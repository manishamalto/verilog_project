==> flow/design.v <==
module correlator(
    input clk,
    input reset,
    input [61:0] received_sss,
    input [61:0] local_sss,
    output reg [31:0] correlation_result
);
    integer j;
    always @(posedge clk) begin
        if (reset) begin
            correlation_result <= 32'b0;
        end else begin
            correlation_result <= 32'b0;
            for (j = 0; j < 62; j = j + 1) begin
                correlation_result <= correlation_result + (received_sss[j] == local_sss[j]);
            end
        end
    end
endmodule
* Tool chain data of correlator *
Tool output for the design above, in the order of the flow.
Lines are those of the file above, counted from 1.
Operators carry their Yosys type and port widths (W data, S select, Z words).
Not given: -

design
  top module = correlator
  clock port = clk
  cell library = sky130hd
  timing corner = tt_025C_1v80

* After elaboration *
Yosys after proc, flatten, opt, wreduce and memory -nomap, before mapping. Enables and synchronous resets that opt folds into registers are not counted as muxes. Memory bits, and registers merged into a memory's read port (data or address), are not among the register bits. Print and check cells are not counted. Equal cells are merged and count once.

word-level totals
  elaborated cells = 3
  register bits = 32

operators by class
  add/subtract/negate cells = 1
  equality and inequality tests = 1

operators with widths
  operator         count
  $add A32 B1 Y32  1
  $eq A1 B1 Y1     1

* Logic depth *
Yosys ltp: most cells in a row. Word level: on the elaborated netlist, between registers, memories and ports. Mapped: between sequential cells and ports; inverters and the memories' decode and read muxes count.

depth
  depth in word-level cells = 2
  ABC_AREA = 0
  depth in mapped cells = 8
  mapped depth without buffers = 7

* After synthesis *
Yosys stat after the flow's synthesis: flattened, memories mapped to cells. It holds for the ABC_AREA given above (unset counts as 0); a run with the other value may have another netlist.
The area totals of this step are shown rounded.

cell types
  cell type                 count  area in all (um2)
  sky130_fd_sc_hd__dfxtp_1  32     640.614
  sky130_fd_sc_hd__mux2_2   7      78.826
  sky130_fd_sc_hd__nand3_1  14     70.067
  sky130_fd_sc_hd__xor2_1   8      70.067
  sky130_fd_sc_hd__nor2_1   18     67.565
  sky130_fd_sc_hd__nor2b_1  10     62.56
  sky130_fd_sc_hd__o31ai_1  8      60.058
  sky130_fd_sc_hd__nand4_1  9      56.304
  sky130_fd_sc_hd__a21oi_1  11     55.053
  sky130_fd_sc_hd__or4_1    7      52.55
  sky130_fd_sc_hd__xnor2_1  5      43.792
  sky130_fd_sc_hd__ha_1     3      37.536
  sky130_fd_sc_hd__and4_1   4      35.034
  sky130_fd_sc_hd__nor3_1   5      25.024
  sky130_fd_sc_hd__nand2_1  6      22.522
  sky130_fd_sc_hd__and4_2   2      20.019
  sky130_fd_sc_hd__and3_1   3      18.768
  sky130_fd_sc_hd__and3_2   2      15.014

Not listed: further types 14, cells in them 22.

mapped netlist
  mapped cells = 176
  flip-flop cells = 32
  cell area after synthesis = 1600 um2
  buffer cells = 6

* Path before layout *
Path of least setup slack by OpenSTA after synthesis, without wires, with an ideal clock, recovery checks aside; 20% of the period is set as input and as output delay. Where synthesis merged equal registers, the netlist keeps one of their names.

timing post-synthesis
  kind = input-to-reg
  from = input port local_sss[61]
  to = register correlation_result[24]
  stages on the path = 8
  delay of the path = 1.777 ns
  clock period = 2.33 ns
  setup time = 0.121 ns
  setup slack = 0.087 ns
  launch time at the first pin = 0.466 ns
  input delay = 0.466 ns
  data arrival time = 2.122 ns
  synthesis period reached = 2.243 ns

"delay of the path" is the arrival time less input delay plus setup time.
"stages on the path": output pins that drive a net of the path, with the launching flip-flop's if there is one; two outputs of one cell count as two.
"synthesis period reached" is the clock period less the worst setup slack; recovery checks do not enter. This is arithmetic on one report: input and output delays are still those of the set period (20% each).
Between the ends stands the longest chain of elaborated cells between them, by number of cells; it is not shown to be the way that was timed. Of several equally long chains one is given.
A line is the first line of the expression or statement that the cell stems from. Yosys adds cells for indexed reads and writes and turns some case tables into memories.
A register here has more assigning lines than the two given.

on the way, post-synthesis
  path through = sky130_fd_sc_hd__xnor2_1 -> sky130_fd_sc_hd__ha_1 -> sky130_fd_sc_hd__ha_1 -> sky130_fd_sc_hd__and3_1 -> sky130_fd_sc_hd__nand4_1 -> sky130_fd_sc_hd__clkbuf_1 -> sky130_fd_sc_hd__nor3_1 -> sky130_fd_sc_hd__mux2_2
  length of the longest elaborated chain = 2

ends and longest elaborated chain, post-synthesis
  what             RTL line  RTL
  start, declared  5         input [61:0] local_sss,
  $eq A1 B1 Y1     15        correlation_result <= correlation_result + (received_sss[j] == local_sss[j]);
  $add A32 B1 Y32  15
  end, assigned    13        correlation_result <= 32'b0;
  end, assigned    15
  end, declared    6         output reg [31:0] correlation_result

* Timing after layout *
Path of least setup slack in the final report of stored run 2 (OpenROAD, finished layout, wires in). Where an end is a register, its clock arrival counts in the times.

timing after layout
  kind = input-to-reg
  from = input port local_sss[61]
  to = register correlation_result[22]
  setup time = 0.11 ns
  stages on the path = 9
  launch time at the first pin = 0.82 ns
  input delay = 0.82 ns
  setup slack = 1.06 ns
  clock period = 4.09 ns
  data arrival time = 3.19 ns

Between the ends stands the longest chain of elaborated cells between them, by number of cells; it is not shown to be the way that was timed. Of several equally long chains one is given.
A register here has more assigning lines than the two given.

on the way, after layout
  path through = sky130_fd_sc_hd__clkdlybuf4s50_1 -> sky130_fd_sc_hd__xnor2_1 -> sky130_fd_sc_hd__ha_1 -> sky130_fd_sc_hd__ha_1 -> sky130_fd_sc_hd__and3_1 -> sky130_fd_sc_hd__nand4_1 -> sky130_fd_sc_hd__buf_4 -> sky130_fd_sc_hd__nor3_1 -> sky130_fd_sc_hd__mux2_2
  length of the longest elaborated chain = 2

ends and longest elaborated chain, after layout
  what             RTL line  RTL
  start, declared  5         input [61:0] local_sss,
  $eq A1 B1 Y1     15        correlation_result <= correlation_result + (received_sss[j] == local_sss[j]);
  $add A32 B1 Y32  15
  end, assigned    13        correlation_result <= 32'b0;
  end, assigned    15
  end, declared    6         output reg [31:0] correlation_result

Lab notebook: correlator

2 stored runs of correlator in the flow (synthesis by Yosys, layout by OpenROAD, sky130hd cells), in arbitrary order. Constraints: input delay and output delay 20% of the set period each, output load 0.01 pF.
"achieved clock period" means the clock period less the worst setup slack. The figure is calculated, with input and output delays left at 20% of the set period.
"worst setup path time" means the part of the period allowed to the worst setup path (the constraints hold back 20% at inputs and 20% at outputs) less its slack; where the path has registers, the arrival times of their clocks count too.
By "power" is meant OpenSTA's value without simulated activity: inputs other than the clock are taken to toggle once in ten clock periods, and the tool carries that through the logic.
The measured numbers are rounded.

Stored run 1
==> flow/run.sh <==
#!/bin/bash
# the make line also repeats the synthesis and layout settings of config.mk as NAME=value (left out here)
make -C /OpenROAD-flow-scripts/flow DESIGN_CONFIG=/design/flow/config.mk WORK_HOME=/design/flow/orfs CLKGATE_MAP_FILE= finish
==> flow/config.mk <==
export PLATFORM = sky130hd
export DESIGN_NAME = correlator
export DESIGN_NICKNAME = correlator
export VERILOG_FILES = /design/flow/design.v
export SDC_FILE = /design/flow/constraint.sdc
export NUM_CORES = 4
export LEC_CHECK = 0
export ABC_AREA = 0
export CAP_MARGIN = 20
export CELL_PAD_IN_SITES_GLOBAL_PLACEMENT = 3
export CORE_ASPECT_RATIO = 0.62
export CORE_MARGIN = 2
export CORE_UTILIZATION = 38
export GPL_TIMING_DRIVEN = 0
export MIN_ROUTING_LAYER = met1
export SLEW_MARGIN = 20
==> flow/constraint.sdc <==
create_clock -name core_clock -period 3.22 [get_ports {clk}]
set_input_delay 0.6440 -clock core_clock [delete_from_list [all_inputs] [get_ports {clk}]]
set_output_delay 0.6440 -clock core_clock [all_outputs]
set_load 0.01 [all_outputs]

==> results of stored run 1 <==
did not finish, placement stopped with GPL-0301

Stored run 2
==> flow/run.sh <==
#!/bin/bash
# the make line also repeats the synthesis and layout settings of config.mk as NAME=value (left out here)
make -C /OpenROAD-flow-scripts/flow DESIGN_CONFIG=/design/flow/config.mk WORK_HOME=/design/flow/orfs CLKGATE_MAP_FILE= finish
==> flow/config.mk <==
export PLATFORM = sky130hd
export DESIGN_NAME = correlator
export DESIGN_NICKNAME = correlator
export VERILOG_FILES = /design/flow/design.v
export SDC_FILE = /design/flow/constraint.sdc
export NUM_CORES = 4
export LEC_CHECK = 0
export CAP_MARGIN = 20
export CORE_MARGIN = 2
export CORE_UTILIZATION = 40
export SLEW_MARGIN = 20
==> flow/constraint.sdc <==
create_clock -name core_clock -period 4.09 [get_ports {clk}]
set_input_delay 0.8180 -clock core_clock [delete_from_list [all_inputs] [get_ports {clk}]]
set_output_delay 0.8180 -clock core_clock [all_outputs]
set_load 0.01 [all_outputs]

==> results of stored run 2 <==
chip area after synthesis (Yosys): 1600 um2
die area: 4500 um2
standard-cell area of the final layout: 2100 um2
utilization: 0.55
worst setup slack after layout: 1.1 ns
total negative slack: 0.000 ns
worst hold slack: 0.50 ns
power: 590 µW
achieved clock period: 3.027 ns
worst setup path time: 2.21 ns
worst setup path kind: input-to-reg
